==> flow/design.v <==
module DigitalLoopFilter (
  input reset,
  input enable,
  input clock,
  input [5:0] TDC_out,
  input [11:0] Kp,
  input [11:0] Ki,
  output [4:0] DLF_out
);
  reg [11:0] out;
  reg [11:0] integrated;
  reg [11:0] preintegration;
  wire [11:0] postshift;
  assign DLF_out = out[11:7];
  assign postshift = {TDC_out, 6'b000000};
  always@(*) begin
      out = Kp * postshift + integrated;
      preintegration = Ki * postshift + integrated;
  end
  always @(posedge clock) begin
      if(!enable | reset) begin
          integrated <= 0;
      end else begin
          integrated <= preintegration;
      end
  end
endmodule
Reports on DigitalLoopFilter
What the tools print for DigitalLoopFilter, step after step.
Lines are those of the file above, counted from 1.
Operators carry their Yosys type and port widths (W data, S select, Z words).
Cell names lack the library's common part.
A cell with n/a has no value.
Design
  design top: DigitalLoopFilter
  clock: clock
  standard-cell library: sky130hd
  timing corner: tt_025C_1v80

After elaboration
Yosys after proc, flatten, opt, wreduce and memory -nomap, before mapping. Enables and synchronous resets that opt folds into registers are not counted as muxes. Memory bits, and registers merged into a memory's read port (data or address), are not among the register bits. Print and check cells are not counted. Equal cells are merged and count once.
Bit counts
  flip-flop bits (word level): 12
  output and inout bits: 5
Cells by class
  $add $sub $neg: 2
  multiply operators: 2
  bitwise logic cells: 1
  reductions and logical operators: 1
Operators with widths (number)
  $mul A12 B6 Y6: 2
  $add A12 B12 Y12: 2
  $or A1 B1 Y1: 1
  $logic_not A1 Y1: 1

Logic depth
Yosys ltp: most cells in a row. Word level: on the elaborated netlist, between registers, memories and ports. Mapped: between sequential cells and ports; inverters and the memories' decode and read muxes count.
Depth
  depth in word-level cells: 2
  ABC_AREA: 0
  depth in mapped cells: 12
  depth with buffers taken out: 11

After synthesis
Yosys stat after the flow's synthesis: flattened, memories mapped to cells. It holds for the ABC_AREA given above (unset counts as 0); a run with the other value may have another netlist.
Cell types (number)
  ha_1: 23
  fa_1: 12
  xnor2_1: 20
  and2_1: 23
  dfxtp_1: 6
  nand2_1: 19
  xor2_1: 6
  nor2_1: 7
  a21oi_1: 5
  a21o_1: 3
  xnor3_1: 1
  xnor2_2: 1
  inv_1: 4
  nor3b_1: 1
  a31oi_1: 1
  and3_1: 1
  nand2b_1: 1
  nor2b_1: 1
Not listed: further types 5, cells in them 5.
Mapped netlist
  standard cells after synthesis: 140
  chip area (Yosys): 0.001275 mm^2
  area of sequential cells: 0.0001201 mm^2
  flip-flops: 6
  buffers: 2

Path before layout
OpenSTA on the mapped netlist: ideal clock, no wires. The path of least setup slack (recovery checks aside). Input and output delay are each 20% of the period. Register names are those of the netlist, which keeps one name where synthesis merged equal registers.
Timing after synthesis
  path kind: input to output
  from: input TDC_out[0]
  to: output DLF_out[4]
  period: 8640 ps
  input delay: 1728 ps
  output delay: 1728 ps
  launch time at the first pin: 1728 ps
  data arrival time: 4596 ps
  slack: 2316 ps
  delay of the path: 2868 ps
  stages: 11
  synthesis period reached: 6324 ps
"delay of the path" is the arrival time less input delay plus setup time.
A path that ends at an output port has no setup time.
"stages" counts driving pins, that of a launching flip-flop among them; a cell with two outputs on the path counts twice.
"synthesis period reached" is the clock period less the worst setup slack; recovery checks do not enter. This is arithmetic on one report: input and output delays are still those of the set period (20% each).
The rows between start and end are the longest chain of elaborated cells between them; the timing report does not say that the signal goes this way. Where chains are equally long, one stands for them.
Each line given opens the expression or statement behind the cell; cells for indexed reads and writes are added by Yosys, which also makes memories of some case tables.
On the way, after synthesis
  cell sequence: clkbuf_1 -> nand2_1 -> fa_1 -> inv_1 -> ha_1 -> fa_1 -> fa_1 -> ha_1 -> a21oi_1 -> o21ai_0 -> xnor2_1
  length of the longest elaborated chain: 2
  elaborated cells on any way between the ends: 2
  source lines of those cells: 1
  those cells by class: add/sub: 1; mul: 1
RTL lines, path after synthesis
  start, declared: RTL line 5  | input [5:0] TDC_out,
  $mul A12 B6 Y6: RTL line 17  | out = Kp * postshift + integrated;
  $add A12 B12 Y12: RTL line 17
  end, declared: RTL line 8  | output [4:0] DLF_out

Timing after layout
Path of least setup slack in the final report of run A (OpenROAD, finished layout, wires in). Where an end is a register, its clock arrival counts in the times.
The report prints the path's times to 10 ps; the period is as set.
Timing post-layout
  path kind: input to output
  from: input Kp[2]
  to: output DLF_out[3]
  period: 5680 ps
  input delay: 1140 ps
  output delay: 1140 ps
  launch time at the first pin: 1140 ps
  data arrival time: 4440 ps
  slack: 110 ps
  stages: 12
The rows between start and end are the longest chain of elaborated cells between them; the timing report does not say that the signal goes this way. Where chains are equally long, one stands for them.
On the way, post-layout
  cell sequence: clkdlybuf4s50_1 -> buf_4 -> and2_1 -> fa_1 -> ha_1 -> ha_1 -> ha_2 -> fa_1 -> ha_4 -> buf_4 -> xnor2_1 -> clkdlybuf4s15_1
  length of the longest elaborated chain: 2
  elaborated cells on any way between the ends: 2
  source lines of those cells: 1
  those cells by class: add/sub: 1; mul: 1
RTL lines, path post-layout
  start, declared: RTL line 6  | input [11:0] Kp,
  $mul A12 B6 Y6: RTL line 17  | out = Kp * postshift + integrated;
  $add A12 B12 Y12: RTL line 17
  end, declared: RTL line 8  | output [4:0] DLF_out

Memo
Re: implementation data of DigitalLoopFilter

Flow measurements of DigitalLoopFilter on sky130hd: 2 stored runs with different settings, listed in no order. Input and output delays are each 20% of the period that was set; the output load is 0.01 pF.
"achieved clock period" is the run's clock period less its worst setup slack. It is reckoned from that one timing run; input and output delays stay at 20% of the period that was set.
"allowed time less slack (worst setup path)" means the part of the period allowed to the worst setup path (the constraints hold back 20% at inputs and 20% at outputs) less its slack; where the path has registers, the arrival times of their clocks count too.
"total power of the final layout": no workload was simulated; the value follows from the tool's default switching activity.
"allowed time less slack (worst setup path)" is known to 10 ps.

==> run A: settings <==
{ "period_ns": 5.68, "CORE_UTILIZATION": 23, "CAP_MARGIN": 20, "CORE_MARGIN": 2, "SLEW_MARGIN": 20 }
==> run A: results <==
area of the synthesized netlist: 0.001275 mm^2
allowed time less slack (worst setup path): 3300 ps
critical path kind: input to output
setup slack of the worst path: 107 ps
standard-cell area after routing: 0.0017429 mm^2
lowest hold slack: 598 ps
achieved clock period: 5573 ps
die area: 0.0061552 mm^2
total power of the final layout: 407.1 uW
sum of negative setup slack: 0 ps
post-route utilization: 32.0 %

==> run B: settings <==
{ "period_ns": 8.39, "CORE_UTILIZATION": 68, "PLACE_DENSITY_LB_ADDON": 0.28, "CORE_ASPECT_RATIO": 1.93, "CORE_MARGIN": 7, "CELL_PAD_IN_SITES_GLOBAL_PLACEMENT": 2, "TNS_END_PERCENT": 25, "ABC_AREA": 1, "GPL_TIMING_DRIVEN": 1, "GPL_ROUTABILITY_DRIVEN": 1, "CTS_CLUSTER_DIAMETER": 37, "MAX_ROUTING_LAYER": "met4", "CAP_MARGIN": 20, "SLEW_MARGIN": 20 }
==> run B: results <==
no results, placement failed with FLW-0024
